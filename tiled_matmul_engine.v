==> flow/design.v <==
`timescale 1ns / 1ps
module matmul_controller #(
    parameter NUM_BLOCKS = 4,
    parameter BLOCK_SIZE = 64,
    parameter ADDR_WIDTH = 10 
)(
    input wire clk,
    input wire rst,
    input wire start,
    input wire systolic_done,
    output reg done,
    output reg [ADDR_WIDTH-1:0] mem_a_addr_out, mem_b_addr_out, mem_c_addr_out,
    output reg mem_a_rd_out, mem_b_rd_out, mem_c_rd_out, mem_c_wr_out,
    output reg init_c_block_out, systolic_start_out,
    output reg systolic_rst_out
);
    localparam IDLE = 0, INIT_C_BLOCK = 1, FETCH_A = 2, FETCH_B = 3, INIT_CORE = 4;
    localparam EXECUTE = 5, READ_C_OLD = 6, WRITE_C_NEW = 7, UPDATE_POINTERS = 8, DONE_STATE = 9;
    reg [3:0] state, next_state;
    localparam COUNTER_WIDTH = (NUM_BLOCKS > 1) ? $clog2(NUM_BLOCKS) : 1;
    reg [COUNTER_WIDTH-1:0] i_block, j_block, k_block;
    always @(posedge clk or posedge rst) begin
        if (rst) begin
            state <= IDLE;
            i_block <= 0; j_block <= 0; k_block <= 0;
        end else begin
            state <= next_state;
            case(state)
                IDLE: begin
                    if (start) {i_block, j_block, k_block} <= 0;
                end
                UPDATE_POINTERS: begin
                    if (k_block == NUM_BLOCKS - 1) begin
                        k_block <= 0;
                        if (j_block == NUM_BLOCKS - 1) begin
                            j_block <= 0;
                            i_block <= i_block + 1;
                        end else begin
                            j_block <= j_block + 1;
                        end
                    end else begin
                        k_block <= k_block + 1;
                    end
                end
            endcase
        end
    end
    always @(*) begin
        done=0; mem_a_addr_out=0; mem_a_rd_out=0; mem_b_addr_out=0; mem_b_rd_out=0;
        mem_c_addr_out=0; mem_c_rd_out=0; mem_c_wr_out=0; init_c_block_out=0; 
        systolic_start_out=0; systolic_rst_out=0;
        next_state = state;
        case (state)
            IDLE: if (start) next_state = INIT_C_BLOCK;
            INIT_C_BLOCK: begin
                mem_c_addr_out = (i_block * NUM_BLOCKS + j_block) * BLOCK_SIZE;
                init_c_block_out = 1; next_state = FETCH_A;
            end
            FETCH_A: begin
                mem_a_addr_out = (i_block * NUM_BLOCKS + k_block) * BLOCK_SIZE;
                mem_a_rd_out = 1; next_state = FETCH_B;
            end
            FETCH_B: begin
                mem_b_addr_out = (k_block * NUM_BLOCKS + j_block) * BLOCK_SIZE;
                mem_b_rd_out = 1; next_state = INIT_CORE;
            end
            INIT_CORE: begin
                systolic_rst_out = 1;
                next_state = EXECUTE;
            end
            EXECUTE: begin
                systolic_start_out = 1;
                if (systolic_done) next_state = READ_C_OLD;
                else next_state = EXECUTE;
            end
            READ_C_OLD: begin
                mem_c_addr_out = (i_block * NUM_BLOCKS + j_block) * BLOCK_SIZE;
                mem_c_rd_out = 1; next_state = WRITE_C_NEW;
            end
            WRITE_C_NEW: begin
                mem_c_addr_out = (i_block * NUM_BLOCKS + j_block) * BLOCK_SIZE;
                mem_c_wr_out = 1; next_state = UPDATE_POINTERS;
            end
            UPDATE_POINTERS: begin
                if (i_block == NUM_BLOCKS-1 && j_block == NUM_BLOCKS-1 && k_block == NUM_BLOCKS-1)
                    next_state = DONE_STATE;
                else if (k_block == NUM_BLOCKS-1)
                    next_state = INIT_C_BLOCK;
                else
                    next_state = FETCH_A;
            end
            DONE_STATE: begin
                done = 1; 
                if (~start) next_state = IDLE;
            end
        endcase
    end
endmodule
`timescale 1ns / 1ps
module pe #(
    parameter DATA_WIDTH = 8,   
    parameter ACC_WIDTH = 32    
) (
    input wire                  clk,        
    input wire                  rst,        
    input wire [DATA_WIDTH-1:0] a_in,       
    input wire [DATA_WIDTH-1:0] b_in,       
    output wire [DATA_WIDTH-1:0] a_out,      
    output wire [DATA_WIDTH-1:0] b_out,      
    output wire [ACC_WIDTH-1:0]  p_sum_out   
);
    reg [DATA_WIDTH-1:0] a_reg;        
    reg [DATA_WIDTH-1:0] b_reg;        
    reg [ACC_WIDTH-1:0]  p_sum_reg;    
    always @(posedge clk) begin
        if (rst) begin
            a_reg     <= 0;
            b_reg     <= 0;
            p_sum_reg <= 0;
        end else begin
            a_reg <= a_in;
            b_reg <= b_in;
            p_sum_reg <= p_sum_reg + (a_in * b_in);
        end
    end
    assign a_out = a_reg;        
    assign b_out = b_reg;        
    assign p_sum_out = p_sum_reg;  
endmodule
`timescale 1ns / 1ps
module systolic_array_8x8 #(
    parameter N = 8,                 
    parameter DATA_WIDTH = 8,        
    parameter ACC_WIDTH = 32         
) (
    input wire clk,                   
    input wire rst,                   
    input wire [N*DATA_WIDTH-1:0] a_in_top,     
    input wire [N*DATA_WIDTH-1:0] b_in_left,    
    output wire [N*N*ACC_WIDTH-1:0] c_out_matrix
);
    wire [DATA_WIDTH-1:0] b_wires [N-1:0][N:0];
    wire [DATA_WIDTH-1:0] a_wires [N:0][N-1:0];
    genvar i, j;  
    generate
        for (i = 0; i < N; i = i + 1) begin : input_assign
            assign a_wires[0][i] = a_in_top[i*DATA_WIDTH +: DATA_WIDTH];
            assign b_wires[i][0] = b_in_left[i*DATA_WIDTH +: DATA_WIDTH];
        end
    endgenerate
    generate
        for (i = 0; i < N; i = i + 1) begin : row_gen
            for (j = 0; j < N; j = j + 1) begin : col_gen
                pe #(
                    .DATA_WIDTH(DATA_WIDTH),
                    .ACC_WIDTH(ACC_WIDTH)
                ) u_pe (
                    .clk(clk),
                    .rst(rst),
                    .a_in(a_wires[i][j]),
                    .b_in(b_wires[i][j]),
                    .a_out(a_wires[i+1][j]),
                    .b_out(b_wires[i][j+1]),
                    .p_sum_out(c_out_matrix[ (i*N + j)*ACC_WIDTH +: ACC_WIDTH ])
                );
            end
        end
    endgenerate
endmodule
`timescale 1ns / 1ps
module tiled_matmul_engine #(
    parameter DATA_WIDTH = 8,
    parameter ACC_WIDTH = 32,
    parameter MATRIX_DIM = 32,
    parameter BLOCK_DIM = 8
)(
    input wire clk,
    input wire rst,
    input wire start,
    output wire done
);
    localparam NUM_BLOCKS = MATRIX_DIM / BLOCK_DIM;
    localparam BLOCK_SIZE = BLOCK_DIM * BLOCK_DIM;
    localparam MATRIX_SIZE = MATRIX_DIM * MATRIX_DIM;
    reg [DATA_WIDTH-1:0] mem_a [0:MATRIX_SIZE-1];
    reg [DATA_WIDTH-1:0] mem_b [0:MATRIX_SIZE-1];
    reg [ACC_WIDTH-1:0]  mem_c_acc [0:MATRIX_SIZE-1];
    wire [$clog2(MATRIX_SIZE)-1:0] mem_a_addr, mem_b_addr, mem_c_addr;
    wire mem_a_rd, mem_b_rd, mem_c_rd, mem_c_wr;
    wire init_c_block, systolic_start, systolic_rst;
    reg systolic_done;
    matmul_controller #(
        .NUM_BLOCKS(NUM_BLOCKS),
        .BLOCK_SIZE(BLOCK_SIZE),
        .ADDR_WIDTH($clog2(MATRIX_SIZE))
    ) u_controller (
        .clk(clk), .rst(rst), .start(start), .systolic_done(systolic_done), .done(done),
        .mem_a_addr_out(mem_a_addr), .mem_a_rd_out(mem_a_rd),
        .mem_b_addr_out(mem_b_addr), .mem_b_rd_out(mem_b_rd),
        .mem_c_addr_out(mem_c_addr), .mem_c_rd_out(mem_c_rd), .mem_c_wr_out(mem_c_wr),
        .init_c_block_out(init_c_block), .systolic_start_out(systolic_start),
        .systolic_rst_out(systolic_rst)
    );
    reg [BLOCK_DIM*DATA_WIDTH-1:0] systolic_a_in;
    reg [BLOCK_DIM*DATA_WIDTH-1:0] systolic_b_in;
    wire [BLOCK_SIZE*ACC_WIDTH-1:0]  systolic_c_out;
    systolic_array_8x8 u_systolic_core (
        .clk(clk), .rst(systolic_rst || rst),
        .a_in_top(systolic_a_in), .b_in_left(systolic_b_in), .c_out_matrix(systolic_c_out)
    );
    reg [DATA_WIDTH-1:0] block_a_buf [0:BLOCK_SIZE-1];
    reg [DATA_WIDTH-1:0] block_b_buf [0:BLOCK_SIZE-1];
    reg [ACC_WIDTH-1:0]  block_c_buf [0:BLOCK_SIZE-1];
    integer i, b_row, a_col;
    always @(posedge clk) begin
        if (mem_a_rd) for(i=0; i<BLOCK_SIZE; i=i+1) block_a_buf[i] <= mem_a[mem_a_addr + i];
        if (mem_b_rd) for(i=0; i<BLOCK_SIZE; i=i+1) block_b_buf[i] <= mem_b[mem_b_addr + i];
        if (mem_c_rd) for(i=0; i<BLOCK_SIZE; i=i+1) block_c_buf[i] <= mem_c_acc[mem_c_addr + i];
        if (init_c_block) for(i=0; i<BLOCK_SIZE; i=i+1) mem_c_acc[mem_c_addr + i] <= 0;
        if (mem_c_wr) begin
            for(i=0; i<BLOCK_SIZE; i=i+1) begin
                mem_c_acc[mem_c_addr + i] <= block_c_buf[i] + systolic_c_out[(i*ACC_WIDTH) +: ACC_WIDTH];
            end
        end
    end
    reg [4:0] stream_cycle_count;
    always @(posedge clk or posedge rst) begin
        if (rst) begin
            systolic_a_in <= 0; systolic_b_in <= 0; systolic_done <= 0; stream_cycle_count <= 0;
        end else begin
            if (systolic_start && !systolic_done) begin
                for (i = 0; i < BLOCK_DIM; i = i + 1) begin
                    b_row = stream_cycle_count - i; a_col = stream_cycle_count - i;
                    if (b_row >= 0 && b_row < BLOCK_DIM) systolic_a_in[i*DATA_WIDTH +: DATA_WIDTH] <= block_b_buf[b_row*BLOCK_DIM + i];
                    else systolic_a_in[i*DATA_WIDTH +: DATA_WIDTH] <= 0;
                    if (a_col >= 0 && a_col < BLOCK_DIM) systolic_b_in[i*DATA_WIDTH +: DATA_WIDTH] <= block_a_buf[i*BLOCK_DIM + a_col];
                    else systolic_b_in[i*DATA_WIDTH +: DATA_WIDTH] <= 0;
                end
                stream_cycle_count <= stream_cycle_count + 1;
            end
            if (stream_cycle_count == (3*BLOCK_DIM - 2)) begin
                systolic_done <= 1; stream_cycle_count <= 0;
            end
            if (systolic_rst) begin 
                systolic_done <= 0;
            end
        end
    end
endmodule
---- Reports on tiled_matmul_engine ----
Tool output for the design above, in the order of the flow.
Lines are those of the file above, counted from 1.
Operators: Yosys type, input widths -> output width; for muxes data width and select width s.
Library cell names are shortened.
A cell with n/a has no value.
design
  top module .............................. tiled_matmul_engine
  clock input ............................. clk
  library ................................. sky130hd
  library corner .......................... tt_025C_1v80

---- Word-level counts ----
Counts by Yosys on the flattened word-level netlist (proc, flatten, opt, wreduce). Print and check cells are left out. Cells with the same type and inputs are merged into one.
word-level totals
  flip-flop bits (word level) ............. 16
  input port bits ......................... 3
  elaborated cells ........................ 62
operators by class
  $add $sub $neg .......................... 4
  equal/unequal tests ..................... 17
  multiplexer cells ....................... 22
  reductions and logical operators ........ 13
operators with widths
  kind                 number
  $pmux 4 s10          1
  $eq 4x3->1 const B   4
  $mux 2               8
  $pmux 2 s2           3
  $mux 4               3
  $reduce_bool 10->1   1
  $mux 5               2
  $eq 4x2->1 const B   2
  $eq 4x4->1 const B   2
  $add 2x1->2 const B  3
  $eq 2x2->1 const B   3
  $reduce_bool 2->1    3
  $reduce_and 3->1     2
  $add 5x1->5 const B  1
  $eq 5x5->1 const B   1
  $mux 1               5
  $ne 2x1->1 const B   2
  $ne 2x2->1 const B   2
  $eq 4x1->1 const B   1
  $logic_not 4->1      1
  $reduce_and 4->1     1
  $logic_and 1x1->1    3
  $reduce_and 2->1     1
  $logic_not 1->1      1

---- Logic depth ----
Depth = most cells in a row (Yosys ltp): at word level without a register or memory, in the mapped netlist without a sequential cell, where the memories' decode and read muxes count.
logic depth
  depth after elaboration ................. 5
  ABC_AREA ................................ 0
  depth in mapped cells ................... 5

---- Mapped cells and area ----
Source: synth_stat.txt of the flow (Yosys; design flattened, memories mapped). It holds for the ABC_AREA given above (unset counts as 0); a run with the other value may have another netlist.
cell types
  cell      number
  dfrtp_1   21
  ha_1      5
  nand2_1   9
  nor2_1    8
  dfstp_2   1
  o21ai_0   5
  a22o_2    2
  a32o_1    2
  nor2b_1   3
  xnor2_1   2
  mux2_4    1
  nand2b_1  2
  or2_2     2
  mux2_2    1
  and4b_1   1
  mux2i_1   1
  and3b_1   1
  nand4b_1  1
Other cell types: 12; their cells: 13.
mapped netlist
  standard cells after synthesis .......... 81
  mapped area ............................. 953.4 um2
  area of sequential cells ................ 551.8 um2
  mapped flip-flops ....................... 22
By module: a second synthesis without flattening, with its own total; a netlist apart from the flattened one above.
unflattened totals
  cells (unflattened synthesis) ........... 120
  area (unflattened synthesis) ............ 1194.9 um2
Each row is one instance without its submodules.
by module
  module               times used  cells  area (um2)  seq. area (um2)
  matmul_controller    1           91     889.6       401.6
  tiled_matmul_engine  1           29     305.3       150.1

---- Timing after synthesis ----
Source: OpenSTA report_checks on the synthesized netlist (no wires, ideal clock, input and output delay 20% of the period each), path of least setup slack; recovery checks are left aside. Register names are those of the netlist, which keeps one name where synthesis merged equal registers.
path post-synthesis
  kind .................................... reg2reg
  start ................................... register stream_cycle_count[0]
  end ..................................... register stream_cycle_count[3]
  period .................................. 1.89 ns
  setup time .............................. 0.125 ns
  launch time at the first pin ............ 0.000 ns
  arrival time ............................ 1.143 ns
  setup slack ............................. 0.622 ns
  path delay .............................. 1.268 ns
  driving pins on the path ................ 6
  path buffers ............................ 0
  period reached after synthesis .......... 1.268 ns
"path delay" = arrival - input delay + setup time.
"driving pins on the path" counts driving pins, that of a launching flip-flop among them; a cell with two outputs on the path counts twice.
"period reached after synthesis" is the clock period less the worst setup slack; recovery checks do not enter. This is arithmetic on one report: input and output delays are still those of the set period (20% each).
The rows between start and end are the longest chain of elaborated cells between them; the timing report does not say that the signal goes this way. Where chains are equally long, one stands for them.
Each line given opens the expression or statement behind the cell; cells for indexed reads and writes are added by Yosys, which also makes memories of some case tables.
At most two assigning lines are given for a register; there are more.
between the ends, post-synthesis
  cell sequence ........................... dfrtp_1 -> inv_1 -> ha_1 -> and4b_1 -> nor2_1 -> mux2_2
  length of the longest elaborated chain .. 3
  elaborated cells on any way between the ends .. 5
  classes of those cells .................. add/sub: 1; eq/ne: 1; mux: 2; reduce/logical: 1
ends and longest elaborated chain, post-synthesis
  element          RTL line  text
  start, declared  226       reg [4:0] stream_cycle_count;
  start, assigned  229       systolic_a_in <= 0; systolic_b_in <= 0; systolic_done <= 0; stream_cycle_count <= 0;
  start, assigned  239       stream_cycle_count <= stream_cycle_count + 1;
  $add 5x1->5      239
  $mux 5           231       if (systolic_start && !systolic_done) begin
  $mux 5           241       if (stream_cycle_count == (3*BLOCK_DIM - 2)) begin
  end, assigned    239
  end, assigned    242       systolic_done <= 1; stream_cycle_count <= 0;
  end, declared    226

---- Worst path after layout ----
Path of least setup slack in the final report of record 1 (OpenROAD, finished layout, wires in). Where an end is a register, its clock arrival counts in the times.
path after layout
  kind .................................... reg2out
  start ................................... register u_controller.state
  end ..................................... output port done
  period .................................. 1.89 ns
  launch time at the first pin ............ 0.26 ns
  arrival time ............................ 1.16 ns
  setup slack ............................. 0.35 ns
  driving pins on the path ................ 2
  path buffers ............................ 1
An end named without its bit number is one bit of that signal or, where synthesis recoded a state register, one of its new flip-flops.
The rows between start and end are the longest chain of elaborated cells between them; the timing report does not say that the signal goes this way. Where chains are equally long, one stands for them.
between the ends, after layout
  cell sequence ........................... dfrtp_1 -> clkdlybuf4s50_1
  length of the longest elaborated chain .. 2
  elaborated cells on any way between the ends .. 2
  classes of those cells .................. eq/ne: 1; mux: 1
ends and longest elaborated chain, after layout
  element          RTL line  text
  start, declared  19        reg [3:0] state, next_state;
  start, assigned  24        state <= IDLE;
  start, assigned  27        state <= next_state;
  $eq 4x4->1       53        case (state)
  $mux 1           53
  end, declared    180       output wire done

Data sheet: physical implementation of tiled_matmul_engine

Stored flow runs of tiled_matmul_engine (2 of them; Yosys, OpenROAD, sky130hd). They differ in their settings and are not a sequence. Constraints: input delay and output delay 20% of the set period each, output load 0.01 pF.
"achieved clock period": clock period set for the run, less the worst setup slack. It is reckoned from that one timing run; input and output delays stay at 20% of the period that was set.
"critical path time" = time allowed to the worst setup path (clock period - input delay - output delay, where it has them) - its slack; a late launch clock adds to it, a late capture clock takes from it.
"power consumption" is the tool's figure for a default switching activity; nothing was simulated.

======== record 1 ========
==> flow/run.sh <==
#!/bin/bash
# the make line also repeats the synthesis and layout settings of config.mk as NAME=value (left out here)
make -C /OpenROAD-flow-scripts/flow DESIGN_CONFIG=/design/flow/config.mk WORK_HOME=/design/flow/orfs CLKGATE_MAP_FILE= finish
==> flow/config.mk <==
export PLATFORM = sky130hd
export DESIGN_NAME = tiled_matmul_engine
export DESIGN_NICKNAME = tiled_matmul_engine
export VERILOG_FILES = /design/flow/design.v
export SDC_FILE = /design/flow/constraint.sdc
export NUM_CORES = 4
export LEC_CHECK = 0
export CAP_MARGIN = 20
export CELL_PAD_IN_SITES_DETAIL_PLACEMENT = 1
export CORE_ASPECT_RATIO = 1.43
export CORE_MARGIN = 2
export CORE_UTILIZATION = 18
export CTS_CLUSTER_DIAMETER = 300
export GPL_TIMING_DRIVEN = 0
export MAX_ROUTING_LAYER = met4
export PLACE_DENSITY = 0.42
export SETUP_SLACK_MARGIN = 0.21
export SLEW_MARGIN = 20
export TNS_END_PERCENT = 75
==> flow/constraint.sdc <==
create_clock -name core_clock -period 1.89 [get_ports {clk}]
set_input_delay 0.3780 -clock core_clock [delete_from_list [all_inputs] [get_ports {clk}]]
set_output_delay 0.3780 -clock core_clock [all_outputs]
set_load 0.01 [all_outputs]

-------- measured, record 1 --------
  synthesis area .......................... 953.4 um2
  total die area .......................... 5904.2 um2
  final utilization ....................... 0.221
  worst setup slack after layout .......... 0.351 ns
  total negative setup slack .............. 0.000 ns
  power consumption ....................... 1438 uW
  achieved clock period ................... 1.539 ns
  critical path time ...................... 1.16 ns
  worst setup path kind ................... reg2out

======== record 2 ========
==> flow/run.sh <==
#!/bin/bash
# the make line also repeats the synthesis and layout settings of config.mk as NAME=value (left out here)
make -C /OpenROAD-flow-scripts/flow DESIGN_CONFIG=/design/flow/config.mk WORK_HOME=/design/flow/orfs CLKGATE_MAP_FILE= finish
==> flow/config.mk <==
export PLATFORM = sky130hd
export DESIGN_NAME = tiled_matmul_engine
export DESIGN_NICKNAME = tiled_matmul_engine
export VERILOG_FILES = /design/flow/design.v
export SDC_FILE = /design/flow/constraint.sdc
export NUM_CORES = 4
export LEC_CHECK = 0
export ABC_AREA = 0
export CAP_MARGIN = 20
export CELL_PAD_IN_SITES_GLOBAL_PLACEMENT = 2
export CORE_MARGIN = 3
export CORE_UTILIZATION = 52
export GPL_ROUTABILITY_DRIVEN = 1
export MAX_ROUTING_LAYER = met5
export MIN_ROUTING_LAYER = met1
export PLACE_DENSITY = 0.45
export SETUP_SLACK_MARGIN = 0.31
export SLEW_MARGIN = 15
==> flow/constraint.sdc <==
create_clock -name core_clock -period 1.61 [get_ports {clk}]
set_input_delay 0.3220 -clock core_clock [delete_from_list [all_inputs] [get_ports {clk}]]
set_output_delay 0.3220 -clock core_clock [all_outputs]
set_load 0.01 [all_outputs]

-------- measured, record 2 --------
  synthesis area .......................... 953.4 um2
  total die area .......................... 2383.4 um2
  final utilization ....................... 0.704
  worst setup slack after layout .......... 0.319 ns
  total negative setup slack .............. 0.000 ns
  power consumption ....................... 1659 uW
  achieved clock period ................... 1.291 ns
  critical path time ...................... 1.29 ns
  worst setup path kind ................... reg2reg
