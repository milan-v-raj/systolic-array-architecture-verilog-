==> flow/design.v <==
`timescale 1ns / 1ps
module naive_matmul #(
    parameter MATRIX_DIM = 32,
    parameter DATA_WIDTH = 8,
    parameter ACC_WIDTH = 32
)(
    input wire clk,
    input wire rst,
    input wire start,
    output reg done
);
    localparam MATRIX_SIZE = MATRIX_DIM * MATRIX_DIM;
    reg [DATA_WIDTH-1:0] mem_a [0:MATRIX_SIZE-1];
    reg [DATA_WIDTH-1:0] mem_b [0:MATRIX_SIZE-1];
    reg [ACC_WIDTH-1:0]  mem_c [0:MATRIX_SIZE-1];
    localparam S_IDLE = 0, S_COMPUTE = 1, S_DONE = 2;
    reg [1:0] state;
    integer i, j, k;  
    always @(posedge clk or posedge rst) begin
        if (rst) begin
            state <= S_IDLE;
            done <= 0;
            i <= 0; j <= 0; k <= 0;
        end else begin
            case (state)
                S_IDLE: begin
                    done <= 0;
                    if (start) begin
                        i <= 0; j <= 0; k <= 0;
                        state <= S_COMPUTE;
                    end
                end
                S_COMPUTE: begin
                    mem_c[i*MATRIX_DIM + j] <= mem_c[i*MATRIX_DIM + j] + (mem_a[i*MATRIX_DIM + k] * mem_b[k*MATRIX_DIM + j]);
                    if (k < MATRIX_DIM - 1) begin
                        k <= k + 1;
                    end else begin
                        k <= 0;
                        if (j < MATRIX_DIM - 1) begin
                            j <= j + 1;
                        end else begin
                            j <= 0;
                            if (i < MATRIX_DIM - 1) begin
                                i <= i + 1;
                            end else begin
                                state <= S_DONE;
                            end
                        end
                    end
                end
                S_DONE: begin
                    done <= 1;
                    state <= S_IDLE;
                end
            endcase
        end
    end
endmodule
* Tool chain data of naive_matmul
What the tools print for naive_matmul, step after step. Lines are those of the file above, counted from 1. Cell names lack the library's common part. Not given: n/a
Design: top module naive_matmul, clock clk, cell library sky130hd, library corner tt_025C_1v80

* Word-level counts
Yosys after proc, flatten, opt, wreduce and memory -nomap, before mapping. Print and check cells are not counted. Equal cells are merged and count once.
Storage and ports: bits of input ports 3, register bits after elaboration 99, word-level cells 42
Cells by class: $lt $le $gt $ge 3, equality and inequality tests 7, $add $sub $neg 3, mux-type cells 16, reductions and logical operators 8
Operators with widths (number):
- 32-bit two-way mux | 7
- 32-bit case mux with 2-bit select | 3
- 32-bit by 2-bit adder with 32-bit output (second input constant) | 3
- 32-bit by 6-bit less-than comparator with 1-bit output (second input constant) | 3
- 2-bit inequality test (second input constant) | 5
- 5-bit AND reduction | 2
- 2-bit two-way mux | 4
- 2-bit case mux with 3-bit select | 1
- 2-bit nonzero test | 2
- 3-bit AND reduction | 1
- 3-bit nonzero test | 1
- 2-bit by 1-bit equality test with 1-bit output (second input constant) | 1
- 2-bit equality test (second input constant) | 1
- 2-bit zero test | 1
- 2-bit AND reduction | 1
- 1-bit case mux with 2-bit select | 1

* Depth
Yosys ltp: most cells in a row. Word level: on the elaborated netlist, between registers, memories and ports. Mapped: between sequential cells and ports; inverters and the memories' decode and read muxes count.
Logic depth: word-level depth 5, ABC_AREA 0, gate-level depth with buffers 10

* Netlist
The flow's flattened synthesis, as Yosys stat reports it; memories are mapped. The netlist is that of the ABC_AREA named above (0 if unset); the other value can give another one.
Cells by type:
- dfrtp_1 | number 99, area in all 2.48E+03 µm²
- nand2_1 | number 63, area in all 236.477 µm²
- o21ai_0 | number 45, area in all 225.216 µm²
- nor2_1 | number 58, area in all 217.709 µm²
- nand3_1 | number 37, area in all 185.178 µm²
- xnor2_1 | number 20, area in all 175.168 µm²
- nand4_1 | number 25, area in all 156.4 µm²
- nor4_1 | number 25, area in all 156.4 µm²
- o31ai_1 | number 20, area in all 150.144 µm²
- and3_1 | number 23, area in all 143.888 µm²
- xor2_1 | number 16, area in all 140.134 µm²
- a21oi_1 | number 24, area in all 120.115 µm²
- and4_1 | number 10, area in all 87.584 µm²
- or4_1 | number 11, area in all 82.579 µm²
- and2_1 | number 12, area in all 75.072 µm²
- nor3_1 | number 14, area in all 70.067 µm²
- inv_1 | number 17, area in all 63.811 µm²
- or3_1 | number 10, area in all 62.56 µm²
Other cell types: 42; their cells: 95.
Mapped netlist: sequential part of the area 2503.7 µm², buffer cells 23, cells in the netlist 624, flip-flop cells 100, chip area (Yosys) 5581.6 µm²

* Worst setup path after synthesis
Path of least setup slack by OpenSTA after synthesis, without wires, with an ideal clock, recovery checks aside; 20% of the period is set as input and as output delay. Where synthesis merged equal registers, the netlist keeps one of their names.
Path after synthesis: kind register to register, start register i[11], end register i[15], driving pins on the path 8, required time 2.852 ns, period 2.93 ns, data arrival time 2.430 ns, time at the first pin 0.000 ns, library setup time 0.078 ns, setup slack 0.422 ns, delay of the path 2.508 ns, synthesis period reached 2.508 ns
"delay of the path" is the arrival time less input delay plus setup time. "driving pins on the path": output pins that drive a net of the path, with the launching flip-flop's if there is one; two outputs of one cell count as two. "synthesis period reached" is the clock period less the worst setup slack; recovery checks do not enter. This is arithmetic on one report: input and output delays are still those of the set period (20% each). The rows between start and end are the longest chain of elaborated cells between them; the timing report does not say that the signal goes this way. Where chains are equally long, one stands for them. A line is the first line of the expression or statement that the cell stems from. Yosys adds cells for indexed reads and writes and turns some case tables into memories. At most two assigning lines are given for a register; there are more.
On the way, after synthesis: path through dfrtp_1 -> or4_4 -> nor4_4 -> a211oi_1 -> a2111o_1 -> buf_6 -> or3_1 -> a21oi_1, cells in the longest elaborated chain 5
RTL lines, path after synthesis:
- start: declaration | line 18 | integer i, j, k;
- start: assignment | line 23 | i <= 0; j <= 0; k <= 0;
- start: assignment | line 44 | i <= i + 1;
- 32-bit by 2-bit adder with 32-bit output | line 44
- 32-bit two-way mux | line 43 | if (i < MATRIX_DIM - 1) begin
- 32-bit two-way mux | line 39 | if (j < MATRIX_DIM - 1) begin
- 32-bit two-way mux | line 35 | if (k < MATRIX_DIM - 1) begin
- 32-bit case mux with 2-bit select | line 25 | case (state)
- end: assignment | line 23
- end: assignment | line 44
- end: declaration | line 18

* Worst path after layout
From the final timing report of flow run A: the path of least setup slack in the routed layout; clock arrival at registers is part of the times.
Path after layout: kind register to register, start register i[11], end register i[27], data arrival time 3.16 ns, library setup time 0.07 ns, period 3.23 ns, required time 3.51 ns, time at the first pin 0.35 ns, driving pins on the path 7, setup slack 0.35 ns
The rows between start and end are the longest chain of elaborated cells between them; the timing report does not say that the signal goes this way. Where chains are equally long, one stands for them. At most two assigning lines are given for a register; there are more.
On the way, after layout: path through dfrtp_1 -> or4_4 -> nor4_4 -> a211oi_1 -> a2111o_1 -> or4_1 -> a21oi_1, cells in the longest elaborated chain 5
RTL lines, path after layout:
- start: declaration | line 18 | integer i, j, k;
- start: assignment | line 23 | i <= 0; j <= 0; k <= 0;
- start: assignment | line 44 | i <= i + 1;
- 32-bit by 2-bit adder with 32-bit output | line 44
- 32-bit two-way mux | line 43 | if (i < MATRIX_DIM - 1) begin
- 32-bit two-way mux | line 39 | if (j < MATRIX_DIM - 1) begin
- 32-bit two-way mux | line 35 | if (k < MATRIX_DIM - 1) begin
- 32-bit case mux with 2-bit select | line 25 | case (state)
- end: assignment | line 23
- end: assignment | line 44
- end: declaration | line 18

Below are 2 stored runs of the flow (Yosys, OpenROAD; platform sky130hd) on naive_matmul, each with its settings and what was measured, unordered. Constraints: input delay and output delay 20% of the set period each, output load 0.01 pF.
"achieved period": clock period set for the run, less the worst setup slack. It is reckoned from that one timing run; input and output delays stay at 20% of the period that was set.
"allowed time less slack (worst setup path)" = time allowed to the worst setup path (clock period - input delay - output delay, where it has them) - its slack; a late launch clock adds to it, a late capture clock takes from it.
By "total power of the final layout" is meant OpenSTA's value without simulated activity: inputs other than the clock are taken to toggle once in ten clock periods, and the tool carries that through the logic.

* Flow run A | settings: period_ns 3.23; CORE_UTILIZATION 40; PLACE_DENSITY_LB_ADDON 0.03; CELL_PAD_IN_SITES_DETAIL_PLACEMENT 1; TNS_END_PERCENT 85; ABC_AREA 0; CAP_MARGIN 20; CORE_MARGIN 2; SLEW_MARGIN 20 | results: synthesis area 5581.6 µm²; area of the die 14914.5 µm²; standard-cell area of the final layout 6129.6 µm²; utilization of the finished layout 0.445; smallest setup slack 0.352 ns; total negative slack 0.000 ns; worst hold slack in the final report 0.462 ns; total power of the final layout 2.342 mW; achieved period 2.878 ns; allowed time less slack (worst setup path) 2.88 ns; critical path type register to register
* Flow run B | settings: period_ns 4.3; CAP_MARGIN 20; CORE_MARGIN 2; CORE_UTILIZATION 40; SLEW_MARGIN 20 | results: synthesis area 5581.6 µm²; area of the die 14914.5 µm²; standard-cell area of the final layout 6094.6 µm²; utilization of the finished layout 0.442; smallest setup slack 1.379 ns; total negative slack 0.000 ns; worst hold slack in the final report 0.468 ns; total power of the final layout 1.783 mW; achieved period 2.921 ns; allowed time less slack (worst setup path) 2.06 ns; critical path type input to register
